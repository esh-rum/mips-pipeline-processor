==> flow/design.v <==
module PC_branch(
	 output reg [31:0] branchAddOut,		 
    input [31:0] addFromPC,		 
    input [31:0] branch_add,		 
    input clk,
    input rst
    );
	reg [31:0]	temp_branch;
	always @(posedge clk or posedge rst)
		begin
			if (rst)
				begin
					branchAddOut <= 0;
				end
			else
				begin
					temp_branch <= branch_add << 2;
					branchAddOut <= temp_branch + addFromPC;
				end			
		end
endmodule
module ALUcontrol(
	output reg [3:0] ALUoperation,
	input [1:0] ALUop_controlSignals,
	input [5:0] funct,
	input clk, rst
    );
	always @(*)
		begin
			if (rst) 
				begin
					ALUoperation <= 0;
				end
			else 
				begin
					case (ALUop_controlSignals)
						2'b00:
							begin
								ALUoperation <= 4'b0010;
							end
						2'b01: ALUoperation <= 4'b0110;
						2'b10:
							begin
								case (funct)
									6'b100000: ALUoperation <= 4'b0010;
									6'b100010: ALUoperation <= 4'b0110;
									6'b100100: ALUoperation <= 4'b0000;
									6'b100101: ALUoperation <= 4'b0001;
									6'b101010: ALUoperation <= 4'b0111;
									default: ALUoperation <= 4'b0010;
								endcase
							end
						default: ALUoperation <= 4'b0010;
					endcase
				end
		end
endmodule
module ALU(
	output reg [31:0] ALUresult,
	output reg zero,
	input [31:0] Rs_Data, Rt_Data,
	input [31:0] ext_imm,
	input [3:0] ALUoperation, 
	input ALUsrc, clk, rst
    );
	always @(*)
		begin
			if (rst)
				begin
					ALUresult <= 0;
					zero <= 0;
				end
			else 
				begin 
					case (ALUoperation)
						4'b0010:
							begin 
								if (ALUsrc)
									begin
										ALUresult <= Rs_Data + ext_imm;
									end
								else
									begin
										ALUresult <= Rs_Data + Rt_Data;
									end
							end
						4'b0110:
							begin 
								if (ALUsrc)
									begin
										ALUresult <= Rs_Data - ext_imm;
									end
								else
									begin
										ALUresult <= Rs_Data - Rt_Data;
									end
							end
						4'b0000: ALUresult <= Rs_Data & Rt_Data;
						4'b0001: ALUresult <= Rs_Data | Rt_Data;
						4'b0111: ALUresult <= (Rs_Data < Rt_Data) ? 1 : 0;
						default: ALUresult <= 0;
					endcase
					if (ALUresult == 0)
						begin
							zero <= 1;
						end
					else
						begin
							zero <= 0;
						end
				end
		end
endmodule 
module EXE_MEM_reg(
	 output reg Branch_regOut,
    output reg MemWrite_regOut,
    output reg MemRead_regOut,
    output reg MemToReg_regOut,
    output reg RegWriteFromCS_regOut,
    output reg zeroOut,
    output reg [4:0] DestinationOut,
	 output reg [31:0] branchAddOut, ALUresultOut, Rt_Data_out,
	 input Branch_regIn,
    input MemWrite_regIn,
    input MemRead_regIn,
    input MemToReg_regIn,
    input RegWriteFromCS_regIn,
    input zeroIn,
    input [4:0] DestinationIn,
	 input [31:0] branchAddIn, ALUresultIn, Rt_Data_in,
	 input clk, rst
    );
	always@(posedge clk or posedge rst)
		begin 
			if (rst)
				begin
					 Branch_regOut <= 0;
					 MemWrite_regOut <= 0;
					 MemRead_regOut <= 0;
					 MemToReg_regOut <= 0;
					 RegWriteFromCS_regOut <= 0;
					 zeroOut <= 0;
					 DestinationOut <= 0;
					 branchAddOut <= 0;
					 ALUresultOut <= 0;
					 Rt_Data_out <= 0;		
				end
			else 
				begin
					 Branch_regOut <= Branch_regIn;
					 MemWrite_regOut <= MemWrite_regIn;
					 MemRead_regOut <= MemRead_regIn;
					 MemToReg_regOut <= MemToReg_regIn;
					 RegWriteFromCS_regOut <= RegWriteFromCS_regIn;
					 zeroOut <= zeroIn;
					 DestinationOut <= DestinationIn;
					 branchAddOut <= branchAddIn;
					 ALUresultOut <= ALUresultIn;
					 Rt_Data_out <= Rt_Data_in;	
				end
		end
endmodule
module EXE(
	 output Branch_regOut,
    output MemWrite_regOut,
    output MemRead_regOut,
    output MemToReg_regOut,
    output RegWriteFromCS_regOut,
    output zero,
    output [4:0] Destination,
	 output [31:0] branchAddOut, ALUresult, Rt_Data_out,
	 input [31:0] PC_out_reg_out,
    input [31:0] Rs_Data_reg,
    input [31:0] Rt_Data_reg,
    input [31:0] ext_imm_reg,
    input [4:0] rt_add_reg,
    input [4:0] rd_add_reg,			 
    input [1:0] ALUop_reg,
    input RegDst_reg,
    input ALUsrc_reg,
    input Branch_reg,
    input MemWrite_reg,
    input MemRead_reg,
    input MemToReg_reg,
    input RegWriteFromCS_reg, clk, rst
    );
	wire [3:0] ALUoperation;
	wire [31:0] branch_address;
	wire [31:0] ALUresult_temp;
	wire zeroIn;
	wire [4:0] DestinationIn;
	ALUcontrol alu_control (
		.ALUoperation(ALUoperation),
		.ALUop_controlSignals(ALUop_reg),
		.funct(ext_imm_reg[5:0]),
		.clk(clk),
		.rst(rst)
	);
	ALU alu (
		.ALUresult(ALUresult_temp),
		.zero(zeroIn),
		.Rs_Data(Rs_Data_reg),
		.Rt_Data(Rt_Data_reg),
		.ext_imm(ext_imm_reg),	
		.ALUoperation(ALUoperation),
		.ALUsrc(ALUsrc_reg)
	);
	PC_branch pc_branch (
		.branchAddOut(branch_address),
		.addFromPC(PC_out_reg_out),
		.branch_add(ext_imm_reg),
		.clk(clk),
		.rst(rst)
	);
	assign DestinationIn = (RegDst_reg) ? rd_add_reg : rt_add_reg;
	EXE_MEM_reg exe_mem_reg (
		.Branch_regOut(Branch_regOut),
		.MemWrite_regOut(MemWrite_regOut),
		.MemRead_regOut(MemRead_regOut),
		.MemToReg_regOut(MemToReg_regOut),
		.RegWriteFromCS_regOut(RegWriteFromCS_regOut),
		.zeroOut(zero),
		.DestinationOut(Destination),
		.branchAddOut(branchAddOut),
		.ALUresultOut(ALUresult),
		.Rt_Data_out(Rt_Data_out),
		.Branch_regIn(Branch_reg),
		.MemWrite_regIn(MemWrite_reg),
		.MemRead_regIn(MemRead_reg),
		.MemToReg_regIn(MemToReg_reg),
		.RegWriteFromCS_regIn(RegWriteFromCS_reg),
		.zeroIn(zeroIn),
		.DestinationIn(DestinationIn),
		.branchAddIn(branch_address),
		.ALUresultIn(ALUresult_temp),
		.Rt_Data_in(Rt_Data_reg),
		.clk(clk),
		.rst(rst)
	);
endmodule
# From RTL to reports: EXE
# Tool output for the design above, in the order of the flow.
# Line numbers count from 1 in the design file above.
# Operators: Yosys type, input widths -> output width; for muxes data width and select width s.
# Cell names lack the library's common part.
# Not given: n/a
# inputs
top_module,EXE
clock_port,clk
cell_library,sky130hd
corner,tt_025C_1v80

# Word level
# Counts by Yosys on the flattened word-level netlist (proc, flatten, opt, wreduce; memories kept). Register bits leave out memories and registers merged into their read ports (data or address); mux counts leave out enables and synchronous resets folded into registers. Print and check cells are left out. Cells with the same type and inputs are merged into one.
# bits
register_bits,169
out_inout_bits,107
# classes
addsub,5
cmp,1
equal,10
mux,11
bitwise,2
n_reduce_logical,2
# op_table
cell,count
$pmux 32 s5,1
$add 32x32->32,3
$mux 32,3
$sub 32x32->32,2
$lt 32x32->1,1
$and 32x32->32,1
$or 32x32->32,1
$logic_not 32->1,1
$eq 6x6->1 const B,4
$pmux 3 s4,1
$eq 4x3->1 const B,2
$pmux 4 s2,1
$mux 5,1
$eq 4x1->1 const B,1
$eq 4x2->1 const B,1
$logic_not 4->1,1
$mux 4,1
$mux 1,3
$eq 2x1->1 const B,1
$eq 2x2->1 const B,1

# Depth
# Longest topological path by Yosys (ltp), each cell counted once; first at word level (registers and memories cut), then after technology mapping (sequential cells cut; the memories' decode and read muxes count).
# logic_depth
ltp_word,10
abc_area,0
depth_mapped,20
mapped_depth_nobuf,16

# Synthesis result
# The flow's flattened synthesis, as Yosys stat reports it; memories are mapped. The netlist is that of the ABC_AREA named above (0 if unset); the other value can give another one.
# by_type
cell_type,count,type_area_um2
dfrtp_1,139,3.48E+03
ha_1,189,2.36E+03
edfxtp_1,30,900.864
a21oi_1,114,570.547
xnor2_1,62,543.021
inv_1,143,536.765
o21ai_0,101,505.485
nand2_1,126,472.954
nor2_1,85,319.056
a21o_1,40,300.288
xor2_1,28,245.235
o211ai_1,24,180.173
nor3_1,27,135.13
nand3_1,26,130.125
nor2b_1,20,125.12
clkbuf_1,32,120.115
nor4_1,19,118.864
a211oi_1,15,112.608
# Not listed: further types 77, cells in them 330.
# synth_totals
cell_count,1550
mapped_area_um2,13954.6
flip_flops,169
# The figures by module come from a second, unflattened synthesis with its own total; it is not the netlist above.
# hier_totals
hier_cells,1693
area_unflattened_um2,14425.1
# Rows give one instance, submodules left out.
# by_module
module,n_inst,n_cells,area_um2,mod_seq_area_um2
ALU,1,1280,8282.9,0.0
PC_branch,1,283,3261.9,1701.6
EXE_MEM_reg,1,108,2681.3,2677.6
ALUcontrol,1,17,142.6,0.0
EXE,1,5,56.3,0.0

# Path before layout
# Source: OpenSTA report_checks on the synthesized netlist (no wires, ideal clock, input and output delay 20% of the period each), path of least setup slack; recovery checks are left aside. Register names are those of the netlist, which keeps one name where synthesis merged equal registers.
# synth_path
path_kind,input to register
start,input ALUsrc_reg
end,register exe_mem_reg.zeroOut
tclk_ns,6.79
input_delay_ns,1.358
t_first_pin_ns,1.358
t_arrival_ns,5.406
required_time_ns,6.722
slack_ns,1.316
path_delay_ns,4.116
path_stages,20
synth_period_reached_ns,5.474
# "path_delay_ns" = arrival - input delay + setup time.
# "path_stages" counts driving pins, that of a launching flip-flop among them; a cell with two outputs on the path counts twice.
# "synth_period_reached_ns" = period - worst setup slack (recovery checks aside). The figure is calculated, with input and output delays left at 20% of the set period.
# Between the ends stands the longest chain of elaborated cells between them, by number of cells; it is not shown to be the way that was timed. Of several equally long chains one is given.
# Each line given opens the expression or statement behind the cell; cells for indexed reads and writes are added by Yosys, which also makes memories of some case tables.
# synth_via
cell_sequence,clkbuf_8 -> clkbuf_1 -> clkbuf_1 -> clkbuf_1 -> nand2_1 -> o21ai_0 -> ha_1 -> inv_1 -> fa_1 -> and2b_4 -> o211ai_4 -> a2111oi_2 -> o211ai_2 -> a21oi_1 -> o21ai_0 -> nand3_1 -> nand4_1 -> or4_1 -> nor4_1 -> and4b_1
elab_chain_cells,6
cells_between,7
lines_between,5
classes_between,mux: 6; reduce/logical: 1
# synth_rtl
element,line,source
from (decl),180,"input ALUsrc_reg,"
$mux 32,89,if (ALUsrc)
$pmux 32 s5,75,case (ALUoperation)
$mux 32,68,if (rst)
$logic_not 32->1,103,if (ALUresult == 0)
$mux 1,103,
$mux 1,68,
to (assign),142,zeroOut <= 0;
to (assign),155,zeroOut <= zeroIn;
to (decl),120,"output reg zeroOut,"
# Some nets on the timed path still bear RTL names; the line given drives or declares the net.
# synth_nets
signal,line
ALUresult_temp[26],68

# Path in the finished layout
# From the final timing report of job 1: the path of least setup slack in the routed layout; clock arrival at registers is part of the times.
# layout_path
path_kind,input to register
start,input ALUsrc_reg
end,register exe_mem_reg.zeroOut
tclk_ns,10.2
input_delay_ns,2.04
t_first_pin_ns,2.04
t_arrival_ns,6.81
required_time_ns,10.62
slack_ns,3.82
path_stages,17
# Between the ends stands the longest chain of elaborated cells between them, by number of cells; it is not shown to be the way that was timed. Of several equally long chains one is given.
# layout_via
cell_sequence,buf_2 -> buf_4 -> nand2_1 -> a21boi_0 -> inv_1 -> ha_1 -> a211oi_1 -> o21a_2 -> nor2_2 -> a21oi_2 -> xor2_1 -> o221ai_1 -> a311o_1 -> or4_1 -> nor4_1 -> and4b_1 -> and4b_1
elab_chain_cells,6
cells_between,7
lines_between,5
classes_between,mux: 6; reduce/logical: 1
# layout_rtl
element,line,source
from (decl),180,"input ALUsrc_reg,"
$mux 32,89,if (ALUsrc)
$pmux 32 s5,75,case (ALUoperation)
$mux 32,68,if (rst)
$logic_not 32->1,103,if (ALUresult == 0)
$mux 1,103,
$mux 1,68,
to (assign),142,zeroOut <= 0;
to (assign),155,zeroOut <= zeroIn;
to (decl),120,"output reg zeroOut,"
# Some nets on the timed path still bear RTL names; the line given drives or declares the net.
# layout_nets
signal,line
ALUresult_temp[9],68

# EXE through Yosys and OpenROAD on sky130hd: 2 stored runs, unordered, with their settings and measured results. The constraints put input and output delay at 20% of the set period each and load the outputs with 0.01 pF.
# "period_less_ws_ns": clock period set for the run, less the worst setup slack. It is reckoned from that one timing run; input and output delays stay at 20% of the period that was set.
# By "timing.worst_path_ns" is meant the share of the clock period that the worst setup path is allowed (20% is reserved at inputs, 20% at outputs), minus its slack. Clock arrival times at its registers enter into it.
# Settings: -- = not set for that run.
run name,period_ns,CORE_UTILIZATION,HOLD_SLACK_MARGIN,CORE_ASPECT_RATIO,CORE_MARGIN,CELL_PAD_IN_SITES_DETAIL_PLACEMENT,CAP_MARGIN,SLEW_MARGIN,PLACE_DENSITY_LB_ADDON,GPL_TIMING_DRIVEN,GPL_ROUTABILITY_DRIVEN,CTS_CLUSTER_SIZE,CTS_CLUSTER_DIAMETER,MAX_ROUTING_LAYER,period_less_ws_ns,fin_ws_ns,timing.worst_path_ns,worst_path_kind,dieArea_um2,utilization_pct,post_synth_area_um2,fin_tns_ns,holdWs_ns
job 1,10.2,20,0.06,1.0,10,1,20,20,--,--,--,--,--,--,6.382,3.818,4.34,input to register,80738.4,26.3,13954.6,0.000,0.351
job 2,6.67,23,--,--,2,--,20,20,0.01,0,0,24,236,met4,6.514,0.156,5.18,input to register,62657.6,30.2,13954.6,0.000,0.343
