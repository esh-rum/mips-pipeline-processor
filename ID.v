==> flow/design.v <==
module decoder(
	output reg [25:0] add_jType, 
	output reg [15:0] imm_val_iType,
	output reg [5:0] opcode_instr,	
	output reg [5:0] funct_instr,	
	output reg [4:0] rs_add,	
	output reg [4:0] rt_add,	
	output reg [4:0] rd_add,	
	output reg [4:0] shamt,
	input [31:0] instr_out_reg,	 
	input clk, rst
    );
	always @(*)
		begin
			if(rst)
				begin
					add_jType = 0;
					imm_val_iType <= 0;
					opcode_instr <= 0;
					funct_instr <= 0;
					rs_add <= 0;
					rt_add <= 0;
					rd_add <= 0;
					shamt <= 0;
				end
			else
				begin 
					add_jType = instr_out_reg[25:0];
					imm_val_iType <= instr_out_reg[15:0];
					opcode_instr <= instr_out_reg[31:26];
					funct_instr <= instr_out_reg[5:0];
					rs_add <= instr_out_reg[25:21];
					rt_add <= instr_out_reg[20:16];
					rd_add <= instr_out_reg[15:11];
					shamt <= instr_out_reg[10:6];
				end
		end
endmodule
module controlSignals(
	output reg RegDst,
	output reg ExtOp,
	output reg ALUsrc,
	output reg Branch,
	output reg Jump, 
	output reg MemWrite,
	output reg MemRead,
	output reg MemToReg,
	output reg RegWriteFromCS,
	output reg [1:0]ALUop,
	input[5:0] opcode_instr,
	input clk, rst
    );
	always @(*)
		begin
			if(rst)
				begin 
					ALUop <= 2'b00;
					RegDst <= 0;
					ExtOp <= 0;	
					ALUsrc <= 0;
					Branch <= 0;
					Jump <= 0;
					MemWrite <= 0;
					MemRead <= 0;
					MemToReg <= 0;
					RegWriteFromCS <= 0; 
				end
			else
				begin
					case(opcode_instr)
						6'b100011:		 
							begin
								ALUop <= 2'b00;
								RegDst <= 0;
								ExtOp <= 1;	
								ALUsrc <= 1;
								Branch <= 0;
								Jump <= 0;
								MemWrite <= 0;
								MemRead <= 1;
								MemToReg <= 1;
								RegWriteFromCS <= 1; 
							end
						6'b101011:		 
							begin
								ALUop <= 2'b00;
								RegDst <= 0;
								ExtOp <= 1;
								ALUsrc <= 1;
								Branch <= 0;
								Jump <= 0;
								MemWrite <= 1;
								MemRead <= 0;
								MemToReg <= 0;
								RegWriteFromCS <= 0; 
							end
						6'b000100:		 
							begin
								ALUop <= 2'b01;
								RegDst <= 0;
								ExtOp <= 1;
								ALUsrc <= 0;
								Branch <= 1;
								Jump <= 0;
								MemWrite <= 0;	
								MemRead <= 0;
								MemToReg <= 0;
								RegWriteFromCS <= 0;
							end
						6'b000000:		 
							begin
								ALUop <= 2'b10;
								RegDst <= 1;
								ExtOp <= 0;	
								ALUsrc <= 0;
								Branch <= 0;
								Jump <= 0;
								MemWrite <= 0;
								MemRead <= 0;
								MemToReg <= 1;
								RegWriteFromCS <= 1; 
							end
						6'b000010:
							begin
								ALUop = 2'b00;
								RegDst = 0;
								ExtOp = 0;	
								ALUsrc = 0;
								Branch = 0;
								Jump = 1;
								MemWrite = 0;
								MemRead = 0;
								MemToReg = 0;
								RegWriteFromCS = 0; 
							end
						default:
							begin
								ALUop <= 2'b01;
								RegDst <= 0;
								ExtOp <= 1;	
								ALUsrc <= 0;
								Branch <= 1;
								Jump <= 0;
								MemWrite <= 0;	
								MemRead <= 0;
								MemToReg <= 0;
								RegWriteFromCS <= 0;
							end
					endcase
				end
		end
endmodule
module regFile(
	output [31:0] Rs_Data, Rt_Data, 		 
	output reg [31:0] Rd_data,
	input regWriteFromWB, regDst, extOp, clk, rst,
	input [4:0] rs_add, rt_add,
	input [31:0] writeData,			 
	input [4:0] Destination			 
    );
	reg [31:0] regFile [0:31];
	initial 
		begin
			regFile[0] = 32'h00000000; 
			regFile[1] = 32'h00000001; 
			regFile[2] = 32'h00000002;
			regFile[3] = 32'h00000003;
			regFile[4] = 32'h00000004;
			regFile[5] = 32'h00000005;
			regFile[6] = 32'h00000006;
			regFile[7] = 32'h00000007;
			regFile[8] = 32'h00000008;
			regFile[9] = 32'h00000009;
			regFile[10] = 32'h0000000A;
			regFile[11] = 32'h0000000B;
			regFile[12] = 32'h0000000C;
			regFile[13] = 32'h0000000D;
			regFile[14] = 32'h0000000E;
			regFile[15] = 32'h0000000F;
			regFile[16] = 32'h00000011;
			regFile[17] = 32'h00000012;
			regFile[18] = 32'h00000013;
			regFile[19] = 32'h00000014;
			regFile[20] = 32'h00000015;
			regFile[21] = 32'h00000016;
			regFile[22] = 32'h00000017;
			regFile[23] = 32'h00000018;
			regFile[24] = 32'h00000019;
			regFile[25] = 32'h0000001A;
			regFile[26] = 32'h0000001B;
			regFile[27] = 32'h0000001C;
			regFile[28] = 32'h0000001D;
			regFile[29] = 32'h0000001E;
			regFile[30] = 32'h0000001F;
			regFile[31] = 32'h00000010;
		end
	assign Rs_Data = regFile[rs_add];
	assign Rt_Data = regFile[rt_add];
	always @(posedge clk or posedge rst)
	begin
		if (rst)
			begin
				Rd_data <= 32'b0;
			end
		else
			begin
				if (regWriteFromWB)
					begin
						regFile[Destination] <= writeData;
					end
			end
	end
endmodule
module ext_immediate(
	 output reg [31:0] ext_imm,
	 input [15:0] imm_val_iType,
	 input extOp,
	 input clk, rst
    );
	always @(*) 		
		begin
			if (rst)
				begin
					ext_imm <= 0;
				end
			else 
				begin 
					if (extOp) 
						begin		 
							ext_imm <= { {16{imm_val_iType[15]}}, imm_val_iType};
						end
					else 
						begin		 
							ext_imm <= {16'b0, imm_val_iType};
						end
				end
		end
endmodule
module ID_EXE_reg(
	output reg RegDst_reg,
	output reg ALUsrc_reg,
	output reg Branch_reg,
	output reg Jump_reg, 
	output reg MemWrite_reg,
	output reg MemRead_reg,
	output reg MemToReg_reg,
	output reg RegWriteFromCS_reg,
	output reg [1:0] ALUop_reg,	
	output reg [4:0] rt_add_reg,	
	output reg [4:0] rd_add_reg,
	output reg [31:0] Rs_Data_reg, Rt_Data_reg,
	output reg [31:0] ext_imm_reg,
	output reg [31:0] PC_out_reg_out, 
	output reg [25:0] add_jType_out, 
	input RegDst,
	input ALUsrc,
	input Branch,
	input Jump, 
	input MemWrite,
	input MemRead,
	input MemToReg,
	input RegWriteFromCS,
	input [1:0] ALUop,	
	input [4:0] rt_add,	
	input [4:0] rd_add,
	input [31:0] Rs_Data, Rt_Data,
	input [31:0] ext_imm,
	input [31:0] PC_out_reg_in, 
	input [25:0] add_jType_in, 
	input clk, rst
    );
	 always@(posedge clk or posedge rst)
		begin 
			if (rst)
				begin
					RegDst_reg <= 0; 
					ALUsrc_reg <= 0;
					Branch_reg <= 0;
					Jump_reg <= 0;
					MemWrite_reg <= 0;
					MemRead_reg <= 0;
					MemToReg_reg <= 0;
					RegWriteFromCS_reg <= 0;
					ALUop_reg <= 0;
					rt_add_reg <= 0;
					rd_add_reg <= 0;
					Rs_Data_reg <= 0;
					Rt_Data_reg <= 0;
					ext_imm_reg <= 0;
					PC_out_reg_out <= 0;	
					add_jType_out <= 0;
				end
			else 
				begin
					RegDst_reg <= RegDst; 
					ALUsrc_reg <= ALUsrc;
					Branch_reg <= Branch;
					Jump_reg <= Jump;
					MemWrite_reg <= MemWrite;
					MemRead_reg <= MemRead;
					MemToReg_reg <= MemToReg;
					RegWriteFromCS_reg <= RegWriteFromCS;
					ALUop_reg <= ALUop;
					rt_add_reg <= rt_add;
					rd_add_reg <= rd_add;
					Rs_Data_reg <= Rs_Data;
					Rt_Data_reg <= Rt_Data;
					ext_imm_reg <= ext_imm;
					PC_out_reg_out <= PC_out_reg_in;	
					add_jType_out <= add_jType_in;
				end
		end
endmodule
module ID(
    output [31:0] PC_out_reg_out,
    output [31:0] Rs_Data_reg,
    output [31:0] Rt_Data_reg,
    output [31:0] ext_imm_reg,
    output [4:0] rt_add_reg,
    output [4:0] rd_add_reg,			 
    output [1:0] ALUop_reg,
	 output [25:0] add_jType_out, 
	 output Jump_reg, 
    output RegDst_reg,
    output ALUsrc_reg,
    output Branch_reg,
    output MemWrite_reg,
    output MemRead_reg,
    output MemToReg_reg,
    output RegWriteFromCS_reg,
	 input regWriteFromWB, 				 
	 input [31:0] writeData,			 
	 input [4:0] Destination, 			 
    input [31:0] instr_out_reg,  
    input [31:0] PC_out_reg_in,  
    input clk, 
    input rst
    );
    wire [5:0] opcode_instr;
    wire [5:0] funct_instr;
    wire [4:0] rs_add;
    wire [4:0] rt_add;
    wire [4:0] rd_add;
    wire [4:0] shamt;
    wire [15:0] imm_val_iType;
    wire [31:0] Rs_Data;
    wire [31:0] Rt_Data;
    wire [31:0] Rd_Data;
    wire [31:0] ext_imm;
	 wire [25:0] add_jType;
    wire RegDst;
    wire ExtOp;
    wire ALUsrc;
    wire Branch;
    wire MemWrite;
    wire MemRead;
    wire MemToReg;
    wire RegWriteFromCS, jump;
    wire [1:0] ALUop;
    decoder decode (
        .add_jType(add_jType),
		  .imm_val_iType(imm_val_iType),
        .opcode_instr(opcode_instr),
        .funct_instr(funct_instr),
        .rs_add(rs_add),
        .rt_add(rt_add),
        .rd_add(rd_add),
        .shamt(shamt),
        .instr_out_reg(instr_out_reg),
        .clk(clk),
        .rst(rst)
    );
    controlSignals control (
        .RegDst(RegDst),
        .ExtOp(ExtOp),
        .ALUsrc(ALUsrc),
        .Branch(Branch),
		  .Jump(jump),
        .MemWrite(MemWrite),
        .MemRead(MemRead),
        .MemToReg(MemToReg),
        .RegWriteFromCS(RegWriteFromCS),
        .ALUop(ALUop),
        .opcode_instr(opcode_instr),
        .clk(clk),
        .rst(rst)
    );
    regFile registers (
        .Rs_Data(Rs_Data),
        .Rt_Data(Rt_Data),
        .Rd_data(Rd_data), 
        .regWriteFromWB(regWriteFromWB), 
        .regDst(RegDst),
        .extOp(ExtOp),
        .clk(clk),
        .rst(rst),
        .rs_add(rs_add),
		  .rt_add(rt_add), 
        .writeData(writeData), 
        .Destination(Destination)
    );
    ext_immediate extender (
        .ext_imm(ext_imm),
        .imm_val_iType(imm_val_iType),
		  .extOp(ExtOp),
        .clk(clk),
        .rst(rst)
    );
    ID_EXE_reg reg2 (
        .RegDst_reg(RegDst_reg),
        .ALUsrc_reg(ALUsrc_reg),
        .Branch_reg(Branch_reg),
		  .Jump_reg(Jump_reg),
        .MemWrite_reg(MemWrite_reg),
        .MemRead_reg(MemRead_reg),
        .MemToReg_reg(MemToReg_reg),
        .RegWriteFromCS_reg(RegWriteFromCS_reg),
        .ALUop_reg(ALUop_reg),
        .rt_add_reg(rt_add_reg),
        .rd_add_reg(rd_add_reg),
        .Rs_Data_reg(Rs_Data_reg),
        .Rt_Data_reg(Rt_Data_reg),
        .ext_imm_reg(ext_imm_reg),
        .PC_out_reg_out(PC_out_reg_out),
		  .add_jType_out(add_jType_out),
        .RegDst(RegDst),
        .ALUsrc(ALUsrc),
        .Branch(Branch),
		  .Jump(jump),
        .MemWrite(MemWrite),
        .MemRead(MemRead),
        .MemToReg(MemToReg),
        .RegWriteFromCS(RegWriteFromCS),
        .ALUop(ALUop),
        .rt_add(rt_add),
        .rd_add(rd_add),
        .Rs_Data(Rs_Data),
        .Rt_Data(Rt_Data),
        .ext_imm(ext_imm),
        .PC_out_reg_in(PC_out_reg_in),
		  .add_jType_in(add_jType),
        .clk(clk),
        .rst(rst)
    );
endmodule
* From RTL to reports: ID
What the tools print for ID, step after step.
Lines are those of the file above, counted from 1.
Cell names lack the library's common part.
Not given: --
- Top module :: ID
- Clock input :: clk
- Cell library :: sky130hd
- Library corner :: tt_025C_1v80

* Word-level counts
Source: Yosys, flattened and elaborated. Widths are those after wreduce. Registers that Yosys merges into a memory's read port (data or address) are not register bits. Print and check cells do not count. Equal cells are merged and count once.
- Muxes and demuxes :: 27
- Equality and inequality tests :: 96
- Reductions and logical operators :: 41
- Bitwise gates (word level) :: 1
** Operators by type and width (count)
- 32-bit case mux with 32-bit select :: 2
- 5-bit == test (second input constant) :: 48
- 5-bit by 4-bit == test with 1-bit output (second input constant) :: 24
- 3-bit AND reduction :: 32
- 32-bit two-way mux :: 2
- 5-bit by 3-bit == test with 1-bit output (second input constant) :: 12
- 5-bit by 2-bit == test with 1-bit output (second input constant) :: 6
- 26-bit two-way mux :: 1
- 1-bit two-way mux :: 16
- 5-bit by 1-bit == test with 1-bit output (second input constant) :: 3
- 5-bit logical NOT :: 3
- 5-bit two-way mux :: 3
- 6-bit == test (second input constant) :: 2
- 2-bit OR reduction :: 3
- 6-bit by 2-bit == test with 1-bit output (second input constant) :: 1
- 6-bit logical NOT :: 1
- 6-bit two-way mux :: 1
- 4-bit OR reduction :: 1
- 2-bit case mux with 2-bit select :: 1
- 3-bit OR reduction :: 1
- 2-bit two-way mux :: 1
- 1-bit NOT :: 1
- Elaborated cells :: 212
- Register bits :: 1197
- Input port bits :: 104
- Output and inout port bits :: 174

* Longest topological paths
Depth = most cells in a row (Yosys ltp): at word level without a register or memory, in the mapped netlist without a sequential cell, where the memories' decode and read muxes count.
- Depth after elaboration :: 7
- ABC_AREA :: 0
- Gate-level depth with buffers :: 10
- Mapped depth without buffers :: 5

* Synthesis result
The flow's flattened synthesis, as Yosys stat reports it; memories are mapped. The netlist is that of the ABC_AREA named above (0 if unset); the other value can give another one.
Totals and module areas in this step are rounded.
- Mapped cells :: 3609
- Sequential part of the area :: 34100 µm²
- Mapped flip-flops :: 1156
- Chip area (Yosys) :: 49600 µm²
** Cell types
- edfxtp_1 :: count 1024, area in all 3.07E+04 µm²
- a22oi_1 :: count 470, area in all 3.53E+03 µm²
- dfrtp_1 :: count 132, area in all 3.3E+03 µm²
- nand3_1 :: count 557, area in all 2.79E+03 µm²
- nand4_1 :: count 223, area in all 1.4E+03 µm²
- and3_1 :: count 189, area in all 1.18E+03 µm²
- clkbuf_1 :: count 244, area in all 915.878 µm²
- a2111oi_0 :: count 63, area in all 551.779 µm²
- o32a_1 :: count 50, area in all 500.48 µm²
- mux2_2 :: count 39, area in all 439.171 µm²
- a22o_1 :: count 47, area in all 411.645 µm²
- buf_4 :: count 50, area in all 375.36 µm²
- or4_1 :: count 42, area in all 315.302 µm²
- and2_1 :: count 46, area in all 287.776 µm²
- a21oi_1 :: count 53, area in all 265.254 µm²
- buf_2 :: count 48, area in all 240.23 µm²
- mux2i_1 :: count 23, area in all 230.221 µm²
- nor2b_1 :: count 35, area in all 218.96 µm²
Not listed: further types 48, cells in them 274.
The figures by module come from a second, unflattened synthesis with its own total; it is not the netlist above.
- Cells (unflattened synthesis) :: 3448
- Area total of the unflattened synthesis :: 50100 µm²
Each row is one instance without its submodules.
** Modules
- regFile :: instances 1, area 44800 µm², cells 3145
- ID_EXE_reg :: instances 1, area 4360 µm², cells 175
- decoder :: instances 1, area 538 µm², cells 77
- ext_immediate :: instances 1, area 249 µm², cells 33
- controlSignals :: instances 1, area 119 µm², cells 18
- ID :: instances 1, area 0.0 µm², cells 0

* Path before layout
Source: OpenSTA report_checks on the synthesized netlist (no wires, ideal clock, input and output delay 20% of the period each), path of least setup slack; recovery checks are left aside. Register names are those of the netlist, which keeps one name where synthesis merged equal registers.
- Path type :: input -> register
- From :: in rst
- To :: reg registers.regFile[31][0]
- Data arrival time :: 6598 ps
- Period :: 6760 ps
- Delay of the path :: 5667 ps
- External input delay :: 1352 ps
- Required time :: 6339 ps
- Time at the first pin :: 1352 ps
- Setup slack :: -259 ps
- Stages :: 6
- Synthesis period reached :: 7019 ps
"delay of the path" is the arrival time less input delay plus setup time.
"stages": output pins that drive a net of the path, with the launching flip-flop's if there is one; two outputs of one cell count as two.
"synthesis period reached" = period - worst setup slack (recovery checks aside). The figure is calculated, with input and output delays left at 20% of the set period.
Between the ends stands the longest chain of elaborated cells between them, by number of cells; it is not shown to be the way that was timed. Of several equally long chains one is given.
Each line given opens the expression or statement behind the cell; cells for indexed reads and writes are added by Yosys, which also makes memories of some case tables.
- Path through :: buf_2 > buf_1 > inv_1 > and3_1 > nand3_1 > nor2_1
- Length of the longest elaborated chain :: 2
- Elaborated cells between the ends (all ways) :: 2
** RTL lines, path post-synthesis
- start, declared :: RTL line 337 : input rst
- 1-bit NOT
- 3-bit AND reduction
- end, assigned :: RTL line 209 : regFile[Destination] <= writeData;
- end, declared :: RTL line 161 : reg [31:0] regFile [0:31];

* Worst path after layout
Path of least setup slack in the final report of stored run 1 (OpenROAD, finished layout, wires in). Where an end is a register, its clock arrival counts in the times.
The report prints the path's times to 10 ps; the period is as set.
- Path type :: input -> register
- From :: in instr_out_reg[25]
- To :: reg reg2.Rs_Data_reg[21]
- Time at the first pin :: 820 ps
- Data arrival time :: 4160 ps
- Stages :: 8
- Setup slack :: 640 ps
- Required time :: 4800 ps
- External input delay :: 820 ps
- Period :: 4110 ps
Between the ends stands the longest chain of elaborated cells between them, by number of cells; it is not shown to be the way that was timed. Of several equally long chains one is given.
- Path through :: buf_2 > nor4b_4 > and2_2 > buf_4 > a22o_1 > a2111oi_0 > a31oi_1 > buf_4
- Length of the longest elaborated chain :: 3
- Elaborated cells between the ends (all ways) :: 34
** RTL lines, path post-layout
- start, declared :: RTL line 334 : input [31:0] instr_out_reg,
- 5-bit two-way mux :: RTL line 15 : if(rst)
- 5-bit == test :: RTL line 197 : assign Rs_Data = regFile[rs_add];
- 32-bit case mux with 32-bit select :: RTL line 197
- end, assigned :: RTL line 287 : Rs_Data_reg <= 0;
- end, assigned :: RTL line 306 : Rs_Data_reg <= Rs_Data;
- end, declared :: RTL line 251 : output reg [31:0] Rs_Data_reg, Rt_Data_reg,

Subject: flow runs of ID

Hi,

Design ID on sky130hd. What follows are 2 stored runs of the flow, each under its own settings; their order means nothing. The constraints put input and output delay at 20% of the set period each and load the outputs with 0.01 pF.
"achieved period" means the clock period less the worst setup slack. The figure is calculated, with input and output delays left at 20% of the set period.
"critical setup path time": the worst setup path's part of the clock period (all of it between registers, 20% less for each end at a port) less its slack. A launch clock that arrives late makes it longer, a capture clock that arrives late makes it shorter.
By "power consumption" is meant OpenSTA's value without simulated activity: inputs other than the clock are taken to toggle once in ten clock periods, and the tool carries that through the logic.
"critical setup path time" is known to 10 ps.
Values from the reports are rounded here.

** Stored run 1
- Settings :: period_ns=4.11; CAP_MARGIN=20; CORE_MARGIN=2; CORE_UTILIZATION=40; SLEW_MARGIN=20
- Lowest setup slack :: 635 ps
- Power consumption :: 0.0263 W
- Worst hold slack after layout :: 506 ps
- Yosys chip area after synthesis :: 49600 µm²
- Utilization of the finished layout :: 49.0 %
- Critical setup path time :: 2650 ps
- Worst setup path type :: input -> register
- Standard-cell area of the final layout :: 60400 µm²
- Achieved period :: 3475 ps
- Total die area :: 127000 µm²
- Total negative slack on setup checks :: 0 ps

** Stored run 2
- Settings :: period_ns=7.28; CORE_UTILIZATION=29; SETUP_SLACK_MARGIN=0.53; PLACE_DENSITY_LB_ADDON=0.2; CORE_ASPECT_RATIO=1.94; CORE_MARGIN=8; CELL_PAD_IN_SITES_GLOBAL_PLACEMENT=1; ABC_AREA=0; SLEW_MARGIN=30; MAX_ROUTING_LAYER=met5; CAP_MARGIN=20
- Lowest setup slack :: 2870 ps
- Power consumption :: 0.0147 W
- Worst hold slack after layout :: 508 ps
- Yosys chip area after synthesis :: 49600 µm²
- Utilization of the finished layout :: 35.1 %
- Critical setup path time :: 2950 ps
- Worst setup path type :: input -> register
- Standard-cell area of the final layout :: 59700 µm²
- Achieved period :: 4410 ps
- Total die area :: 185000 µm²
- Total negative slack on setup checks :: 0 ps

Regards
