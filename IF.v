==> flow/design.v <==
module PC(  
    output reg [31:0] PC_out,		 
    input [31:0] branch_add,		 
	 input PCSrc, jump, 
	 input [25:0] jump_add, 
    input clk,
    input rst
    );
	reg [31:0] temp_jump;
	reg [27:0] temp;
	always @(posedge clk or posedge rst)
		begin
			if (rst)
				begin
					PC_out <= 0;
				end
			else
				begin
					if (PCSrc)
						begin
							PC_out <= branch_add;
						end
					else if (jump)
						begin
							temp = {jump_add, 2'b00};
							temp_jump = {PC_out[31:28], temp};
							PC_out = temp_jump;
						end
					else
						begin
							PC_out <= PC_out + 1;
						end
				end			
		end
endmodule
module Instr_mem(
    output reg [31:0] instr_out,
    input [31:0] PC_out,
    input clk,
    input rst
    );
	reg [31:0] instructions [0:31];
	initial
		begin
			 instructions[0] = 32'b000000_00000_00000_00000_00000_000000;  
			 instructions[1] = 32'b000000_00011_00001_01000_00000_100000;  
			 instructions[2] = 32'b000000_10000_10001_01000_00000_100010;  
			 instructions[3] = 32'b000000_10000_10001_01000_00000_100100;  
			 instructions[4] = 32'b000000_10000_10001_01000_00000_100101;  
			 instructions[5] = 32'b000000_10000_10001_01000_00000_101010;  
			 instructions[6] = 32'b100011_10001_01000_0000000000000100;  
			 instructions[7] = 32'b101011_10001_01000_0000000000000100;  
			 instructions[8] = 32'b000000_10000_10001_01000_00000_100100;  
			 instructions[9] = 32'b000100_00010_00010_0000000000000010;  
			 instructions[10] = 32'b000000_00000_00000_00000_00000_000000;  
			 instructions[11] = 32'b000000_10000_10001_01000_00000_100000;  
			 instructions[12] = 32'b000000_10000_10001_01000_00000_100010;  
			 instructions[13] = 32'b000000_10000_10001_01000_00000_100100;  
			 instructions[14] = 32'b000000_10000_10001_01000_00000_100101;  
			 instructions[15] = 32'b000000_10000_10001_01000_00000_101010;  
			 instructions[16] = 32'b100011_10001_01000_0000000000000100;  
			 instructions[17] = 32'b101011_10001_01000_0000000000000100;  
			 instructions[18] = 32'b000100_10000_10001_0000000000000100;  
			 instructions[19] = 32'b000010_00000000000000000000001100;  
			 instructions[20] = 32'b000000_00000_00000_00000_00000_000000;  
			 instructions[21] = 32'b000000_10000_10001_01000_00000_100000;  
			 instructions[22] = 32'b000000_10000_10001_01000_00000_100010;  
			 instructions[23] = 32'b000000_10000_10001_01000_00000_100101;  
			 instructions[24] = 32'b000010_00000000000000000000000001;  
			 instructions[25] = 32'b000000_10000_10001_01000_00000_101010;  
			 instructions[26] = 32'b100011_10001_01000_0000000000000100;  
			 instructions[27] = 32'b101011_10001_01000_0000000000000100;  
			 instructions[28] = 32'b000100_10000_10001_0000000000000100;  
			 instructions[29] = 32'b000010_00000000000000000000001100;  
			 instructions[30] = 32'b000000_10000_10001_01000_00000_100000;  
			 instructions[31] = 32'b000000_10000_10001_01000_00000_100010;  
		end
	always @(*)
		begin
			if (rst)
				begin
					instr_out <= instructions[0];
				end
			else
				begin
					instr_out <= instructions[PC_out];
				end
		end
endmodule
module IF_ID_reg(
	output reg [31:0] instr_out_reg,
	output reg [31:0] PC_out_reg,
	input [31:0] PC_out,
	input [31:0] instr_out, 
	input clk, rst
    );
	always@(posedge clk or posedge rst)
		begin 
			if (rst)
				begin
					instr_out_reg <= 0;
					PC_out_reg <= 0;
				end
			else 
				begin
					instr_out_reg <= instr_out;
					PC_out_reg <= PC_out;
				end
		end
endmodule
module IF(
	 output [31:0] instr_out_reg,
	 output [31:0] PC_out_reg,
    input [31:0] branch_add,		 
	 input [25:0] jump_add, 
	 input PCSrc, Jump, 
	 input clk,
    input rst
    );
	 wire [31:0] PC_out;		 
    wire [31:0] instr_out;
	 PC PC_IF (
    .PC_out(PC_out),		
    .branch_add(branch_add),		
	 .PCSrc(PCSrc),	
	 .jump(Jump),
	 .jump_add(jump_add),
    .clk(clk),
    .rst(rst)
    );
	 Instr_mem instr_IF (
    .instr_out(instr_out),
    .PC_out(PC_out),
    .clk(clk),
    .rst(rst)
    );
	 IF_ID_reg reg1 (
	 .instr_out_reg(instr_out_reg),
	 .PC_out_reg(PC_out_reg),
	 .PC_out(PC_out),
	 .instr_out(instr_out), 
	 .clk(clk),
	 .rst(rst)
    );
endmodule
From RTL to reports: IF. The steps from the RTL of IF to its reports follow in flow order. Lines are those of the file above, counted from 1. Cell names lack the library's common part. Not given: -

Top module: IF. Clock: clk. Library: sky130hd. Corner: tt_025C_1v80.

Elaborated design. Source: Yosys, flattened and elaborated, memories not mapped. Widths are those after wreduce. Registers that Yosys merges into a memory's read port (data or address) are not register bits. Print and check cells do not count. Equal cells are merged and count once. Yosys's memory passes give these memory sizes; they may raise the number of words (mostly to a power of two), join words into wider ones and drop unused or constant bits.

The figure for memory cells is 1. For word-level cells the number is 10. Under register bits stands 96. Bits in read-only memories: 576.

Memories: instr_IF.instructions (depth 32, width 18, read ports 2, write ports 0, RTL line 42) `reg [31:0] instructions [0:31];`.

The figure for muxes and demuxes is 3. For add/subtract/negate cells the number is 1. Equality and inequality tests: 1.

Operators with widths (number): 32-bit two-way mux (3); 32-bit by 1-bit adder with 32-bit output with constant B (1); 2-bit inequality test with constant B (1).

Longest topological paths. Depth = most cells in a row (Yosys ltp): at word level without a register or memory, in the mapped netlist without a sequential cell, where the memories' decode and read muxes count.

The entry for depth in word-level cells reads 3. Under ABC_AREA stands 0. The entry for depth in mapped cells reads 8.

Netlist. The flow's flattened synthesis, as Yosys stat reports it; memories are mapped. The netlist is that of the ABC_AREA named above (0 if unset); the other value can give another one.

Cells by type (number): dfrtp_1 (79); ha_1 (13); nand2_1 (35); o21ai_0 (26); buf_4 (17); xor2_1 (12); a21oi_1 (20); xnor2_1 (11); a22oi_1 (11); nor2_1 (19); o22ai_1 (10); nand3_1 (12); mux2_2 (5); nand2b_1 (9); nand4_1 (9); mux2i_1 (5); clkbuf_1 (13); and2_1 (6).

Other cell types: 42; their cells: 80.

For chip area (Yosys) the number is 4002.6 sq um. Under mapped cells stands 392. The figure for buffer cells is 38. The entry for flip-flop cells reads 79.

By module: a second synthesis without flattening, with its own total; a netlist apart from the flattened one above.

The entry for cell total of the unflattened synthesis reads 409. The entry for area (unflattened synthesis) reads 4524.3 sq um.

Rows give one instance, submodules left out.

By module: PC (area 2050.7 sq um, sequential area 800.8 sq um, instances 1, cells 225); IF_ID_reg (area 1605.3 sq um, sequential area 1601.5 sq um, instances 1, cells 65); Instr_mem (area 868.3 sq um, sequential area 0.0 sq um, instances 1, cells 119); IF (area 0.0 sq um, sequential area 0.0 sq um, instances 1, cells 0).

Worst setup path after synthesis. Path of least setup slack by OpenSTA after synthesis, without wires, with an ideal clock, recovery checks aside; 20% of the period is set as input and as output delay. Where synthesis merged equal registers, the netlist keeps one of their names.

Path type: input to register. Start point: input port rst. End point: register reg1.instr_out_reg[14]. The entry for slack reads 1115 ps. The entry for arrival time reads 3057 ps. The entry for delay of the path reads 2293 ps. The figure for stages on the path is 3. The entry for data required time reads 4172 ps. For period the number is 4260 ps. The figure for external input delay is 852 ps. Synthesis period reached: 3145 ps.

"delay of the path" = arrival - input delay + setup time. "stages on the path" counts driving pins, that of a launching flip-flop among them; a cell with two outputs on the path counts twice. "synthesis period reached" = period - worst setup slack (recovery checks aside). The figure is calculated, with input and output delays left at 20% of the set period. Between the ends stands the longest chain of elaborated cells between them, by number of cells; it is not shown to be the way that was timed. Of several equally long chains one is given. Each line given opens the expression or statement behind the cell; cells for indexed reads and writes are added by Yosys, which also makes memories of some case tables.

Path through: inv_1 -> o21ai_0 -> a21oi_1. The entry for cells in the longest elaborated chain reads 1.

Ends and longest elaborated chain, after synthesis: start: declaration (RTL line 118) `input rst`; 32-bit two-way mux (RTL line 80) `if (rst)`; end: assignment (RTL line 101) `instr_out_reg <= 0;`; end: assignment (RTL line 106) `instr_out_reg <= instr_out;`; end: declaration (RTL line 91) `output reg [31:0] instr_out_reg,`.

Timing after layout. Path of least setup slack in the final report of flow run A (OpenROAD, finished layout, wires in). Where an end is a register, its clock arrival counts in the times. The path's times are printed in steps of 10 ps; the period is the one set.

Path type: register to register. Start point: register PC_IF.PC_out[4]. End point: register PC_IF.PC_out[18]. The entry for data required time reads 3790 ps. The figure for stages on the path is 6. For period the number is 3560 ps. The entry for arrival time reads 2690 ps. The entry for slack reads 1110 ps.

Between the ends stands the longest chain of elaborated cells between them, by number of cells; it is not shown to be the way that was timed. Of several equally long chains one is given. At most two assigning lines are given for a register; there are more.

Path through: dfrtp_1 -> and4_2 -> nand2_1 -> o311ai_2 -> o41ai_1 -> a221o_1. The entry for cells in the longest elaborated chain reads 3.

Ends and longest elaborated chain, after layout: start: declaration (RTL line 2) `output reg [31:0] PC_out,`; start: assignment (RTL line 21) `PC_out <= branch_add;`; start: assignment (RTL line 27) `PC_out = temp_jump;`; 32-bit by 1-bit adder with 32-bit output (RTL line 31) `PC_out <= PC_out + 1;`; 32-bit two-way mux (RTL line 23) `else if (jump)`; 32-bit two-way mux (RTL line 19) `if (PCSrc)`; end: assignment (RTL line 21); end: assignment (RTL line 27); end: declaration (RTL line 2).

Module IF, platform sky130hd: 2 stored runs of the flow (Yosys, OpenROAD) with differing settings, in no particular order. Input and output delays are each 20% of the period that was set; the output load is 0.01 pF. "clock period achieved" is the run's clock period less its worst setup slack. It is reckoned from that one timing run; input and output delays stay at 20% of the period that was set.

Files of flow run A:
==> flow/run.sh <==
#!/bin/bash
# the make line also repeats the synthesis and layout settings of config.mk as NAME=value (left out here)
make -C /OpenROAD-flow-scripts/flow DESIGN_CONFIG=/design/flow/config.mk WORK_HOME=/design/flow/orfs CLKGATE_MAP_FILE= finish
==> flow/config.mk <==
export PLATFORM = sky130hd
export DESIGN_NAME = IF
export DESIGN_NICKNAME = IF
export VERILOG_FILES = /design/flow/design.v
export SDC_FILE = /design/flow/constraint.sdc
export NUM_CORES = 4
export LEC_CHECK = 0
export CAP_MARGIN = 20
export CORE_MARGIN = 2
export CORE_UTILIZATION = 40
export SETUP_SLACK_MARGIN = 0.16
export SLEW_MARGIN = 20
==> flow/constraint.sdc <==
create_clock -name core_clock -period 3.56 [get_ports {clk}]
set_input_delay 0.7120 -clock core_clock [delete_from_list [all_inputs] [get_ports {clk}]]
set_output_delay 0.7120 -clock core_clock [all_outputs]
set_load 0.01 [all_outputs]

Results of flow run A. For the clock period achieved the run shows 2453 ps. The area of the synthesized netlist stands at 4002.6 sq um. The die outline area reads 10822.2 sq um. The measured post-route worst hold slack is 409 ps. The measured standard-cell area after layout is 5358.9 sq um. The setup slack of the critical path reads 1107 ps. The measured utilization after layout is 0.551.

Files of flow run B:
==> flow/run.sh <==
#!/bin/bash
# the make line also repeats the synthesis and layout settings of config.mk as NAME=value (left out here)
make -C /OpenROAD-flow-scripts/flow DESIGN_CONFIG=/design/flow/config.mk WORK_HOME=/design/flow/orfs CLKGATE_MAP_FILE= finish
==> flow/config.mk <==
export PLATFORM = sky130hd
export DESIGN_NAME = IF
export DESIGN_NICKNAME = IF
export VERILOG_FILES = /design/flow/design.v
export SDC_FILE = /design/flow/constraint.sdc
export NUM_CORES = 4
export LEC_CHECK = 0
export CAP_MARGIN = 20
export CELL_PAD_IN_SITES_GLOBAL_PLACEMENT = 3
export CORE_ASPECT_RATIO = 0.99
export CORE_MARGIN = 4
export CORE_UTILIZATION = 29
export GPL_ROUTABILITY_DRIVEN = 1
export MIN_ROUTING_LAYER = met1
export SETUP_SLACK_MARGIN = -0.17
export SLEW_MARGIN = 20
==> flow/constraint.sdc <==
create_clock -name core_clock -period 3.04 [get_ports {clk}]
set_input_delay 0.6080 -clock core_clock [delete_from_list [all_inputs] [get_ports {clk}]]
set_output_delay 0.6080 -clock core_clock [all_outputs]
set_load 0.01 [all_outputs]

Results of flow run B. The measured standard-cell area after layout is 5529.1 sq um. The die outline area reads 15745.5 sq um. The area of the synthesized netlist stands at 4002.6 sq um. The measured utilization after layout is 0.411. The setup slack of the critical path reads 866 ps. For the clock period achieved the run shows 2174 ps. The measured post-route worst hold slack is 406 ps.
